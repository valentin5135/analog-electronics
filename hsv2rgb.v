==> flow/design.v <==
module Del #(parameter delay = 2, d_width = 1 )
(
    input   [d_width-1:0] in,
	 input                 en,
    output  [d_width-1:0] out,
    input clk
);
reg [delay:0][d_width-1:0] d_reg;
assign d_reg[0] = in;
assign out = d_reg[delay];
genvar i ;
generate
   for (i=0; i< delay; i=i+1) begin: DELAY_
     	always @(posedge clk) 
        begin
		   if( en == 1 )
			  begin
            d_reg[i+1] <= d_reg[i];
			  end
      end
   end
endgenerate
endmodule
module  hsv2rgb(	
input wire [24:0]         H,    
input wire [17:0]         S,    
input wire [17:0]         V,    
input wire                CLK,	
output reg [9:0] 			  R, 
output reg [9:0] 			  G,
output reg [9:0] 			  B
);
wire [17:0] saturation, value, rw, gw, bw, fract;	
wire [2:0]  h_del; 
wire [24:0] hinw;
reg  [34:0] hdiv_60;
reg  [34:0] hue_1;
reg  [26:0] hue_2;
reg  [17:0] p, q, t, v, s; 
reg  [17:0] r_tmp, g_tmp, b_tmp;
reg  [24:0] hin, hue;
reg  [63:0] p_tmp, q_tmp, t_tmp;
reg  [63:0] smultf, 
            smultominf;
reg  [17:0] omins,
            ominf,
		   	ominsmultf, 
			   ominsmultominf;
wire [17:0] omins_del, ominsmultf_del;
Del #( .delay ( 4 ), .d_width ( 3 ) )
H_DEL_(
.in     ( hdiv_60[34:32]),
.en     ( 1'b1 ),
.out    ( h_del ), 
.clk    ( CLK )
);
Del #( .delay ( 4 ), .d_width ( 18 ) )
S_DEL_(
.in     ( S ),
.en     ( 1'b1 ),
.out    ( saturation ), 
.clk    ( CLK )
);
Del #( .delay ( 7 ), .d_width ( 18 ) )
V_DEL_(
.in     ( V ),
.en     ( 1'b1 ),
.out    ( value ), 
.clk    ( CLK )
);
Del #( .delay ( 2 ), .d_width ( 18 ) )
omins_DEL_(
.in     ( omins ),
.en     ( 1'b1 ),
.out    ( omins_del ), 
.clk    ( CLK )
);
Del #( .delay ( 1 ), .d_width ( 18 ) )
ominsmultf_DEL_(
.in     ( ominsmultf ),
.en     ( 1'b1 ),
.out    ( ominsmultf_del ), 
.clk    ( CLK )
);
assign hinw  = hin >= 25'h1680000 ? 25'h0 : hin ;
assign fract = { 2'h0, hdiv_60[31:16] };
always@( posedge CLK )
begin
 hin <= H;
 hue  <= hinw;
 hue_1 <= {hue,10'h0} + {hue,6'h0}; 
 hue_2 <= {hue,2'h0};
 hdiv_60 <= hue_1 + hue_2;
 omins     <= 18'h10000 - saturation;
 ominf     <= 18'h10000 - fract;
 smultf    <= {14'h0,saturation} * {14'h0,fract};
 s         <= saturation;
 ominsmultf  <= 18'h10000 - smultf[33:16];
 smultominf  <= {14'h0,s} * {14'h0,ominf};
 ominsmultominf <= 18'h10000 - smultominf[33:16];
 p_tmp            <= {14'h0,value} * {14'h0,omins_del};
 q_tmp            <= {14'h0,value} * {14'h0,ominsmultf_del};
 t_tmp            <= {14'h0,value} * {14'h0,ominsmultominf};
 v                <= value;
end
assign rw = r_tmp[16] == 1'h1 ? r_tmp[17:0] - 18'h1 : r_tmp[17:0];
assign gw = g_tmp[16] == 1'h1 ? g_tmp[17:0] - 18'h1 : g_tmp[17:0];
assign bw = b_tmp[16] == 1'h1 ? b_tmp[17:0] - 18'h1 : b_tmp[17:0];
always@(posedge CLK)
begin
  if( h_del == 3'h0 )
   begin
	 r_tmp <= v;
	 g_tmp <= t_tmp[33:16];
	 b_tmp <= p_tmp[33:16];
	end
	 else
	 if( h_del == 3'h1 )
	  begin
	   r_tmp <= q_tmp[33:16];
	   g_tmp <= v;
	   b_tmp <= p_tmp[33:16];
	  end
	   else
		 if( h_del == 3'h2 )
	     begin
	      r_tmp <= p_tmp[33:16];
	      g_tmp <= v;
	      b_tmp <= t_tmp[33:16];
	     end
		   else
			 if( h_del == 3'h3 )
	         begin
	          r_tmp <= p_tmp[33:16];
	          g_tmp <= q_tmp[33:16];
	          b_tmp <= v;
	         end
				 else
				  if( h_del == 3'h4 )
	             begin
	              r_tmp <= t_tmp[33:16];
	              g_tmp <= p_tmp[33:16];
	              b_tmp <= v;
	             end
					  else
						if( h_del == 3'h5 )
	                 begin
	                  r_tmp <= v;
	                  g_tmp <= p_tmp[33:16];
	                  b_tmp <= q_tmp[33:16]; 
	                 end
   R <= {rw[15:8],2'h0};
	G <= {gw[15:8],2'h0};
	B <= {bw[15:8],2'h0};
end	
endmodule
Reports on hsv2rgb
Tool output for the design above, in the order of the flow.
Line numbers count from 1 in the design file above.
Operators: Yosys type, input widths -> output width; for muxes data width and select width s.
{ "setup": {"top": "hsv2rgb", "clock_port": "CLK", "cell_library": "sky130hd", "lib_corner": "tt_025C_1v80"} }

Elaborated design
Yosys after proc, flatten, opt, wreduce and memory -nomap, before mapping. Memory bits, and registers merged into a memory's read port (data or address), are not among the register bits. Print and check cells are not counted. Equal cells are merged and count once.
{ "classes": {"muxes": 21, "addsub": 9, "cmp": 1, "n_eq": 5, "n_mul": 5, "n_reduce_logical": 2} }
{ "op_table": {"columns": ["cell", "count"], "rows": [
  ["$mul 18x18->33", 3],
  ["$mul 18x18->34", 1],
  ["$mul 18x16->34", 1],
  ["$mux 17", 18],
  ["$sub 17x18->18 const A", 3],
  ["$sub 16x1->16 const B", 3],
  ["$mux 16", 3],
  ["$add 35x27->35", 1],
  ["$add 35x31->35", 1],
  ["$ge 25x25->1 const B", 1],
  ["$sub 17x16->18 const A", 1],
  ["$eq 3x2->1 const B", 2],
  ["$eq 3x3->1 const B", 2],
  ["$reduce_bool 6->1", 1],
  ["$eq 3x1->1 const B", 1],
  ["$logic_not 3->1", 1]
]} }
{ "word_totals": {"register_bits": 758, "in_bits": 62, "word_cells": 83} }

Depth
Longest topological path by Yosys (ltp), each cell counted once; first at word level (registers and memories cut), then after technology mapping (sequential cells cut; the memories' decode and read muxes count).
{ "logic_depth": {"word_depth": 7, "abc_area": 0, "depth_mapped": 25} }

After synthesis
Source: synth_stat.txt of the flow (Yosys; design flattened, memories mapped). It holds for the ABC_AREA given above (unset counts as 0); a run with the other value may have another netlist.
{ "types": {"columns": ["cell", "count", "area_total_um2"], "rows": [
  ["sky130_fd_sc_hd__fa_1", 1215, 2.43E+04],
  ["sky130_fd_sc_hd__dfxtp_1", 599, 1.2E+04],
  ["sky130_fd_sc_hd__ha_1", 530, 6631.36],
  ["sky130_fd_sc_hd__inv_1", 1447, 5.43E+03],
  ["sky130_fd_sc_hd__and2_1", 732, 4.58E+03],
  ["sky130_fd_sc_hd__nand2_1", 942, 3.54E+03],
  ["sky130_fd_sc_hd__edfxtp_1", 51, 1.53E+03],
  ["sky130_fd_sc_hd__xnor2_1", 147, 1.29E+03],
  ["sky130_fd_sc_hd__clkbuf_1", 309, 1.16E+03],
  ["sky130_fd_sc_hd__xor2_1", 70, 613.088],
  ["sky130_fd_sc_hd__nor2_1", 123, 461.693],
  ["sky130_fd_sc_hd__a21oi_1", 71, 355.341],
  ["sky130_fd_sc_hd__mux2i_1", 34, 340.326],
  ["sky130_fd_sc_hd__o21a_1", 44, 330.317],
  ["sky130_fd_sc_hd__o21ai_0", 64, 320.307],
  ["sky130_fd_sc_hd__o211ai_1", 40, 300.288],
  ["sky130_fd_sc_hd__a21o_1", 38, 285.274],
  ["sky130_fd_sc_hd__a211oi_1", 32, 240.23]
]} }
Other cell types: 56; their cells: 399.
{ "synth_totals": {"flip_flops": 650, "cells": 6887, "n_buf": 326, "synth_area_um2": 66436.2} }
The figures by module come from a second, unflattened synthesis with its own total; it is not the netlist above.
{ "hier_totals": {"hier_cells": 6979, "area_unflattened_um2": 69666.8} }
Rows give one instance, submodules left out.
{ "by_module": {"columns": ["mod", "area_um2", "seq_area_um2", "n_inst", "n_cells"], "rows": [
  ["hsv2rgb", 61311.3, 8237.9, 1, 6658],
  ["Del", 3918.8, 3783.6, 1, 144],
  ["Del", 2297.2, 2162.1, 1, 90],
  ["Del", 1216.2, 1081.0, 1, 54],
  ["Del", 540.5, 540.5, 1, 18],
  ["Del", 382.9, 360.3, 1, 15]
]} }

Worst setup path after synthesis
Source: OpenSTA report_checks on the synthesized netlist (no wires, ideal clock, input and output delay 20% of the period each), path of least setup slack; recovery checks are left aside. Register names are those of the netlist, which keeps one name where synthesis merged equal registers.
{ "synth_path": {"kind": "register -> register", "from": "register V_DEL_.d_reg", "to": "register q_tmp[32]", "setup_ps": 72, "required_time_ps": 12728, "arrival_ps": 6019, "delay_ps": 6091, "period_ps": 12800, "driving_pins": 25, "launch_ps": 0, "setup_slack_ps": 6709, "period_less_setup_slack_ps": 6091} }
"delay_ps" = arrival - input delay + setup time.
"driving_pins": output pins that drive a net of the path, with the launching flip-flop's if there is one; two outputs of one cell count as two.
"period_less_setup_slack_ps" is the clock period less the worst setup slack; recovery checks do not enter. This is arithmetic on one report: input and output delays are still those of the set period (20% each).
Where an end lacks its bit number, it is one bit of the signal, or one of the new flip-flops if synthesis recoded a state register.
Between the ends stands the longest chain of elaborated cells between them, by number of cells; it is not shown to be the way that was timed. Of several equally long chains one is given.
A line is the first line of the expression or statement that the cell stems from. Yosys adds cells for indexed reads and writes and turns some case tables into memories.
{ "synth_via": {"cell_sequence": "sky130_fd_sc_hd__dfxtp_1 > sky130_fd_sc_hd__clkbuf_1 > sky130_fd_sc_hd__clkbuf_1 > sky130_fd_sc_hd__nand2_1 > sky130_fd_sc_hd__fa_1 > sky130_fd_sc_hd__inv_1 > sky130_fd_sc_hd__fa_1 > sky130_fd_sc_hd__inv_1 > sky130_fd_sc_hd__fa_1 > sky130_fd_sc_hd__inv_1 > sky130_fd_sc_hd__fa_1 > sky130_fd_sc_hd__fa_1 > sky130_fd_sc_hd__inv_1 > sky130_fd_sc_hd__fa_1 > sky130_fd_sc_hd__inv_1 > sky130_fd_sc_hd__ha_1 > sky130_fd_sc_hd__a21o_1 > sky130_fd_sc_hd__a21o_1 > sky130_fd_sc_hd__o31ai_1 > sky130_fd_sc_hd__a41oi_2 > sky130_fd_sc_hd__a41oi_2 > sky130_fd_sc_hd__nor3_1 > sky130_fd_sc_hd__or3_4 > sky130_fd_sc_hd__a31oi_4 > sky130_fd_sc_hd__xnor2_1", "elab_chain_cells": 1, "cone_cells": 1, "cone_lines": 1, "cone_classes": "mul (1)"} }
{ "synth_lines": {"columns": ["element", "line_no", "source"], "rows": [
  ["start: declaration", 8, "reg [delay:0][d_width-1:0] d_reg;"],
  ["start: assignment", 18, "d_reg[i+1] <= d_reg[i];"],
  ["$mul 18x18->33", 102, "q_tmp            <= {14'h0,value} * {14'h0,ominsmultf_del};"],
  ["end: assignment", 102, null]
]} }

Path in the finished layout
Path of least setup slack in the final report of entry A (OpenROAD, finished layout, wires in). Where an end is a register, its clock arrival counts in the times.
The report prints the path's times to 10 ps; the period is as set.
{ "layout_path": {"kind": "register -> register", "from": "register V_DEL_.d_reg", "to": "register t_tmp[32]", "required_time_ps": 9390, "period_ps": 8750, "setup_slack_ps": 350, "driving_pins": 23, "launch_ps": 690, "arrival_ps": 9040, "setup_ps": 70} }
Where an end lacks its bit number, it is one bit of the signal, or one of the new flip-flops if synthesis recoded a state register.
Between the ends stands the longest chain of elaborated cells between them, by number of cells; it is not shown to be the way that was timed. Of several equally long chains one is given.
{ "layout_via": {"cell_sequence": "sky130_fd_sc_hd__dfxtp_1 > sky130_fd_sc_hd__clkbuf_1 > sky130_fd_sc_hd__clkbuf_1 > sky130_fd_sc_hd__nand2_1 > sky130_fd_sc_hd__fa_1 > sky130_fd_sc_hd__inv_1 > sky130_fd_sc_hd__fa_1 > sky130_fd_sc_hd__fa_1 > sky130_fd_sc_hd__fa_1 > sky130_fd_sc_hd__fa_1 > sky130_fd_sc_hd__inv_1 > sky130_fd_sc_hd__fa_1 > sky130_fd_sc_hd__inv_1 > sky130_fd_sc_hd__ha_1 > sky130_fd_sc_hd__a2111oi_0 > sky130_fd_sc_hd__o21a_1 > sky130_fd_sc_hd__o21ai_1 > sky130_fd_sc_hd__a211oi_1 > sky130_fd_sc_hd__o31ai_1 > sky130_fd_sc_hd__a41oi_1 > sky130_fd_sc_hd__a21oi_1 > sky130_fd_sc_hd__a21oi_1 > sky130_fd_sc_hd__xnor2_1", "elab_chain_cells": 1, "cone_cells": 1, "cone_lines": 1, "cone_classes": "mul (1)"} }
{ "layout_lines": {"columns": ["element", "line_no", "source"], "rows": [
  ["start: declaration", 8, "reg [delay:0][d_width-1:0] d_reg;"],
  ["start: assignment", 18, "d_reg[i+1] <= d_reg[i];"],
  ["$mul 18x18->33", 103, "t_tmp            <= {14'h0,value} * {14'h0,ominsmultominf};"],
  ["end: assignment", 103, null]
]} }

Below are 2 stored runs of the flow (Yosys, OpenROAD; platform sky130hd) on hsv2rgb, each with its settings and what was measured, unordered. Constraints: input delay and output delay 20% of the set period each, output load 0.01 pF.
By "clock period reached" is meant the clock period of the run minus its worst setup slack. This is arithmetic on one report: input and output delays are still those of the set period (20% each).
"worst setup path time" is the time allowed to the run's worst setup path (the clock period less input and output delay, where it has them) less its slack. Clock arrival times count: a late capture clock shortens it, a late launch clock lengthens it.
"worst setup path time" is known to 10 ps.

==> entry A: settings <==
{ "period_ns": 8.75, "CORE_UTILIZATION": 21, "SETUP_SLACK_MARGIN": -0.13, "PLACE_DENSITY_LB_ADDON": 0.1, "ABC_AREA": 0, "GPL_TIMING_DRIVEN": 0, "CTS_CLUSTER_DIAMETER": 385, "SLEW_MARGIN": 0, "CAP_MARGIN": 20, "CORE_MARGIN": 2 }
==> entry A: results <==
area of the standard cells in the finished layout: 75,792.7 um2
lowest setup slack: 346 ps
utilization after routing: 0.241
clock period reached: 8,404 ps
worst hold slack after layout: 285 ps
die outline area: 320,877.0 um2
worst setup path time: 8,400 ps
class of the worst setup path: register -> register
total negative setup slack: 0 ps
chip area in the Yosys report: 66,436.2 um2

==> entry B: settings <==
{ "period_ns": 4.51, "CORE_UTILIZATION": 59, "PLACE_DENSITY": 0.77, "CORE_MARGIN": 8, "TNS_END_PERCENT": 10, "ABC_AREA": 0, "GPL_TIMING_DRIVEN": 1, "GPL_ROUTABILITY_DRIVEN": 0, "CTS_CLUSTER_SIZE": 40, "SLEW_MARGIN": 35, "MAX_ROUTING_LAYER": "met4", "CAP_MARGIN": 20 }
==> entry B: results <==
area of the standard cells in the finished layout: 77,959.8 um2
lowest setup slack: -1,545 ps
utilization after routing: 0.696
clock period reached: 6,055 ps
worst hold slack after layout: 301 ps
die outline area: 123,598.0 um2
worst setup path time: 6,050 ps
class of the worst setup path: register -> register
total negative setup slack: -101,848 ps
chip area in the Yosys report: 66,436.2 um2
