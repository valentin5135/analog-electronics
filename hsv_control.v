==> flow/design.v <==
module Del #(parameter delay = 2, d_width = 1 )
(
    input   [d_width-1:0] in,
	 input                 en,
    output  [d_width-1:0] out,
    input clk
);
reg [delay:0][d_width-1:0] d_reg;
assign d_reg[0] = in;
assign out = d_reg[delay];
genvar i ;
generate
   for (i=0; i< delay; i=i+1) begin: DELAY_
     	always @(posedge clk) 
        begin
		   if( en == 1 )
			  begin
            d_reg[i+1] <= d_reg[i];
			  end
      end
   end
endgenerate
endmodule
module  hsv_control(	 
input  wire [24:0]    H,
input  wire [17:0]    S,
input  wire [17:0]    V,
input  wire [63:0]    CNTL,
input  wire           CLK,
(* ramstyle = "logic" *) output reg  [24:0] 	 HO,
(* ramstyle = "logic" *) output reg  [17:0] 	 SO,
(* ramstyle = "logic" *) output reg  [17:0] 	 VO
);
wire signed [26:0]  hcor;
wire signed [31:0]  scor, vcor, sin, vin;
reg  signed [18:0]  sres, vres;
wire        [17:0]  sdel, vdel;
reg signed  [26:0]  hue; 
reg signed  [26:0]  h;   
reg signed  [63:0]  s, v;
reg         [17:0]  saturation, value;
assign hcor = {CNTL[25],CNTL[25:0]};
assign scor = {{14{CNTL[43]}},CNTL[43:26]};
assign vcor = {{14{CNTL[61]}},CNTL[61:44]};
assign sin  = {14'h0,S};
assign vin  = {14'h0,V};
Del #( .delay ( 1 ), .d_width ( 18 ) )   
V_DEL_(
.in     ( V ),
.en     ( 1'b1 ),
.out    ( vdel ), 
.clk    ( CLK )
);
Del #( .delay ( 1 ), .d_width ( 18 ) )   
S_DEL_(
.in     ( S ),
.en     ( 1'b1 ),
.out    ( sdel ), 
.clk    ( CLK )
);
always@( posedge CLK )
begin
 h <= $signed($signed({2'h0,H}) + $signed(hcor));
 s <= sin*scor;
 v <= vin*vcor;
 sres <= $signed($signed({sdel[17],sdel}) + $signed({s[63],s[33:16]}));
 vres <= $signed($signed({vdel[17],vdel}) + $signed({v[63],v[33:16]}));
 if( h[26] == 1 ) 
	begin
	 hue <= $signed($signed(27'h1680000) + $signed(h));  
	end
	 else
	  if( h >= 27'h1680000 )
       begin
	     hue <= $signed($signed(h) - $signed(27'h1680000));
	    end
	     else
		   begin
			  hue <= h;
			end
 if( sres[18] == 1 )
   begin
	 SO <= 18'h00000;
	end
	 else
	  if( sres[17:0] >= 18'h10000 )
	    begin
		  SO <= 18'h10000;
		 end
		  else
		   begin
			 SO <= sres[17:0];
			end
 if( vres[18] == 1 )
   begin
	 VO <= 18'h00000;
	end
	 else
	  if( vres[17:0] >= 18'h10000 )
	    begin
		  VO <= 18'h10000;
		 end
		  else
		   begin
			 VO <= vres[17:0];
			end	
	HO <= hue[24:0];	
end
endmodule
# Step by step through the tools: hsv_control
# The steps from the RTL of hsv_control to its reports follow in flow order.
# Lines are those of the file above, counted from 1.
# Cell names lack the library's common part.
# The mark - stands for no value.
dict set report inputs {
  top_module {hsv_control}
  clock {CLK}
  lib {sky130hd}
  pvt_corner {tt_025C_1v80}
}

# Elaborated design
# Source: Yosys, flattened and elaborated, memories not mapped. Widths are those after wreduce. Registers that Yosys merges into a memory's read port (data or address) are not register bits. Print and check cells do not count. Equal cells are merged and count once.
dict set report word_totals {
  regBits 261
  latch_bits 0
  ram_bits 0
  romBits 0
  clocked_rd_ports_x_width 0
  mem_count 0
  input_bits 126
  output_inout_bits 61
}
dict set report op_classes {
  n_addsub 5
  multipliers 2
  div_mod_pow 0
  n_cmp 3
  eq_ne 0
  shift 0
  mux 4
  n_logic 0
  reduce_and_logical 2
}
# op n
set ops {}
lappend ops {{multiplier 19 x 18 -> 37 bit} 2}
lappend ops {{2-to-1 mux 25 bit} 2}
lappend ops {{adder 18 x 19 -> 19 bit} 2}
lappend ops {{>= comparator 18 x 17 -> 1 bit (second input constant)} 2}
lappend ops {{2-to-1 mux 17 bit} 2}
lappend ops {{adder 26 x 26 -> 27 bit} 1}
lappend ops {{>= comparator 27 x 25 -> 1 bit (second input constant)} 1}
lappend ops {{adder 25 bit (first input constant)} 1}
lappend ops {{subtractor 25 bit (second input constant)} 1}
lappend ops {{OR reduction 2 bit} 2}

# Logic depth
# Longest topological path by Yosys (ltp), each cell counted once; first at word level (registers and memories cut), then after technology mapping (sequential cells cut; the memories' decode and read muxes count).
dict set report logic_depth {
  depth_word 3
  ABC_AREA 0
  mapped_depth 24
}

# Netlist
# Source: synth_stat.txt of the flow (Yosys; design flattened, memories mapped). It holds for the ABC_AREA given above (unset counts as 0); a run with the other value may have another netlist.
dict set report mapped {
  cells 2967
  synth_area_um2 28244.6
  sequential_area_um2 4504.3
  ffs 225
}
# cell n
set types {}
lappend types {fa_1 513}
lappend types {dfxtp_1 225}
lappend types {ha_1 319}
lappend types {inv_1 619}
lappend types {and2_1 348}
lappend types {nand2_1 324}
lappend types {xnor2_1 66}
lappend types {a21oi_1 68}
lappend types {clkbuf_1 83}
lappend types {a21o_1 38}
lappend types {nor2_1 73}
lappend types {xor2_1 31}
lappend types {o21ai_0 45}
lappend types {nand2b_1 24}
lappend types {nor2b_1 22}
lappend types {nor3_1 27}
lappend types {a211oi_1 12}
lappend types {nand3_1 16}
# Other cell types: 38; their cells: 114.
# The figures by module come from a second, unflattened synthesis with its own total; it is not the netlist above.
dict set report hier_totals {
  hier_cells 2974
  area_unflattened_um2 28681.3
}
# Each row is one instance without its submodules.
# module n_inst cells mod_area_um2 mod_seq_area_um2
set modules {}
lappend modules {hsv_control 1 2938 27600.2 3783.6}
lappend modules {Del 2 18 540.5 540.5}

# Path before layout
# Source: OpenSTA report_checks on the synthesized netlist (no wires, ideal clock, input and output delay 20% of the period each), path of least setup slack; recovery checks are left aside. Register names are those of the netlist, which keeps one name where synthesis merged equal registers.
dict set report synth_path {
  path_kind {input-to-reg}
  from {input CNTL[53]}
  to {register v[27]}
  tclk_ns 8.33
  in_delay_ns 1.666
  setup_ns 0.072
  t_first_pin_ns 1.666
  t_arrival_ns 7.423
  required_time_ns 8.258
  slack_ns 0.835
  delay_ns 5.829
  stages 22
  period_less_setup_slack_ns 7.495
}
# "delay_ns" = arrival - input delay + setup time.
# "stages": output pins that drive a net of the path, with the launching flip-flop's if there is one; two outputs of one cell count as two.
# "period_less_setup_slack_ns" is the clock period less the worst setup slack; recovery checks do not enter. This is arithmetic on one report: input and output delays are still those of the set period (20% each).
# Between the ends stands the longest chain of elaborated cells between them, by number of cells; it is not shown to be the way that was timed. Of several equally long chains one is given.
# A line is the first line of the expression or statement that the cell stems from. Yosys adds cells for indexed reads and writes and turns some case tables into memories.
dict set report synth_between {
  path_cell_list {clkbuf_1 > clkbuf_1 > nand2_1 > fa_1 > inv_1 > fa_1 > inv_1 > fa_1 > inv_1 > fa_1 > fa_1 > inv_1 > fa_1 > inv_1 > ha_1 > a21o_1 > a21o_1 > o41a_1 > a211o_1 > or3_1 > a31oi_1 > xnor2_1}
  elab_chain_len 1
}
# element line_no
set synth_lines {}
lappend synth_lines {{start, declared} 28} ;# input  wire [63:0]    CNTL,
lappend synth_lines {{multiplier 19 x 18 -> 37 bit} 65} ;# v <= vin*vcor;
lappend synth_lines {{end, assigned} 65}
lappend synth_lines {{end, declared} 40} ;# reg signed  [63:0]  s, v;

# Path in the finished layout
# Path of least setup slack in the final report of run 1 (OpenROAD, finished layout, wires in). Where an end is a register, its clock arrival counts in the times.
dict set report layout_path {
  path_kind {input-to-reg}
  from {input CNTL[48]}
  to {register v[27]}
  tclk_ns 8.87
  in_delay_ns 1.77
  setup_ns 0.07
  t_first_pin_ns 1.77
  t_arrival_ns 8.54
  required_time_ns 9.30
  slack_ns 0.76
  stages 19
}
# Between the ends stands the longest chain of elaborated cells between them, by number of cells; it is not shown to be the way that was timed. Of several equally long chains one is given.
dict set report layout_between {
  path_cell_list {clkdlybuf4s50_1 > nand2_1 > fa_1 > fa_1 > fa_1 > fa_1 > inv_1 > fa_1 > fa_1 > ha_1 > a211oi_1 > o21ai_0 > o2111ai_1 > a311oi_1 > o41a_1 > a211o_1 > or3_1 > a31oi_1 > xnor2_1}
  elab_chain_len 1
}
# element line_no
set layout_lines {}
lappend layout_lines {{start, declared} 28} ;# input  wire [63:0]    CNTL,
lappend layout_lines {{multiplier 19 x 18 -> 37 bit} 65} ;# v <= vin*vcor;
lappend layout_lines {{end, assigned} 65}
lappend layout_lines {{end, declared} 40} ;# reg signed  [63:0]  s, v;

Settings and measured results of 2 stored flow runs for module hsv_control (sky130hd), not sorted in any way. The constraints put input and output delay at 20% of the set period each and load the outputs with 0.01 pF.
By "achieved_period_ns" is meant the clock period of the run minus its worst setup slack. This is arithmetic on one report: input and output delays are still those of the set period (20% each).
By "critical_path_time_ns" is meant the share of the clock period that the worst setup path is allowed (20% is reserved at inputs, 20% at outputs), minus its slack. Clock arrival times at its registers enter into it.
"total_power_mw": no workload was simulated; the value follows from the tool's default switching activity.

# run 1
==> flow/run.sh <==
#!/bin/bash
# the make line also repeats the synthesis and layout settings of config.mk as NAME=value (left out here)
make -C /OpenROAD-flow-scripts/flow DESIGN_CONFIG=/design/flow/config.mk WORK_HOME=/design/flow/orfs CLKGATE_MAP_FILE= finish
==> flow/config.mk <==
export PLATFORM = sky130hd
export DESIGN_NAME = hsv_control
export DESIGN_NICKNAME = hsv_control
export VERILOG_FILES = /design/flow/design.v
export SDC_FILE = /design/flow/constraint.sdc
export NUM_CORES = 4
export LEC_CHECK = 0
export CAP_MARGIN = 20
export CORE_MARGIN = 2
export CORE_UTILIZATION = 54
export SLEW_MARGIN = 20
==> flow/constraint.sdc <==
create_clock -name core_clock -period 8.87 [get_ports {CLK}]
set_input_delay 1.7740 -clock core_clock [delete_from_list [all_inputs] [get_ports {CLK}]]
set_output_delay 1.7740 -clock core_clock [all_outputs]
set_load 0.01 [all_outputs]

==> run 1: results <==
ws_hold_ns=0.325
final_util_pct=62.5
achieved_period_ns=8.110
setup_worst_slack_ns=0.760
synthArea_um2=28244.6
design.die.area_um2=54149.3
total_negative_slack_ns=0.000
critical_path_time_ns=6.34
worstPathKind="input-to-reg"
total_power_mw=12.380
stdcell_area_um2=32184.6

# run 2
==> flow/run.sh <==
#!/bin/bash
# the make line also repeats the synthesis and layout settings of config.mk as NAME=value (left out here)
make -C /OpenROAD-flow-scripts/flow DESIGN_CONFIG=/design/flow/config.mk WORK_HOME=/design/flow/orfs CLKGATE_MAP_FILE= finish
==> flow/config.mk <==
export PLATFORM = sky130hd
export DESIGN_NAME = hsv_control
export DESIGN_NICKNAME = hsv_control
export VERILOG_FILES = /design/flow/design.v
export SDC_FILE = /design/flow/constraint.sdc
export NUM_CORES = 4
export LEC_CHECK = 0
export CAP_MARGIN = 20
export CORE_MARGIN = 2
export CORE_UTILIZATION = 64
export CTS_CLUSTER_DIAMETER = 56
export GPL_ROUTABILITY_DRIVEN = 1
export PLACE_DENSITY_LB_ADDON = 0.14
export SLEW_MARGIN = 30
==> flow/constraint.sdc <==
create_clock -name core_clock -period 9.02 [get_ports {CLK}]
set_input_delay 1.8040 -clock core_clock [delete_from_list [all_inputs] [get_ports {CLK}]]
set_output_delay 1.8040 -clock core_clock [all_outputs]
set_load 0.01 [all_outputs]

==> run 2: results <==
ws_hold_ns=0.326
final_util_pct=73.5
achieved_period_ns=8.276
setup_worst_slack_ns=0.744
synthArea_um2=28244.6
design.die.area_um2=45828.1
total_negative_slack_ns=0.000
critical_path_time_ns=6.47
worstPathKind="input-to-reg"
total_power_mw=12.306
stdcell_area_um2=31849.3
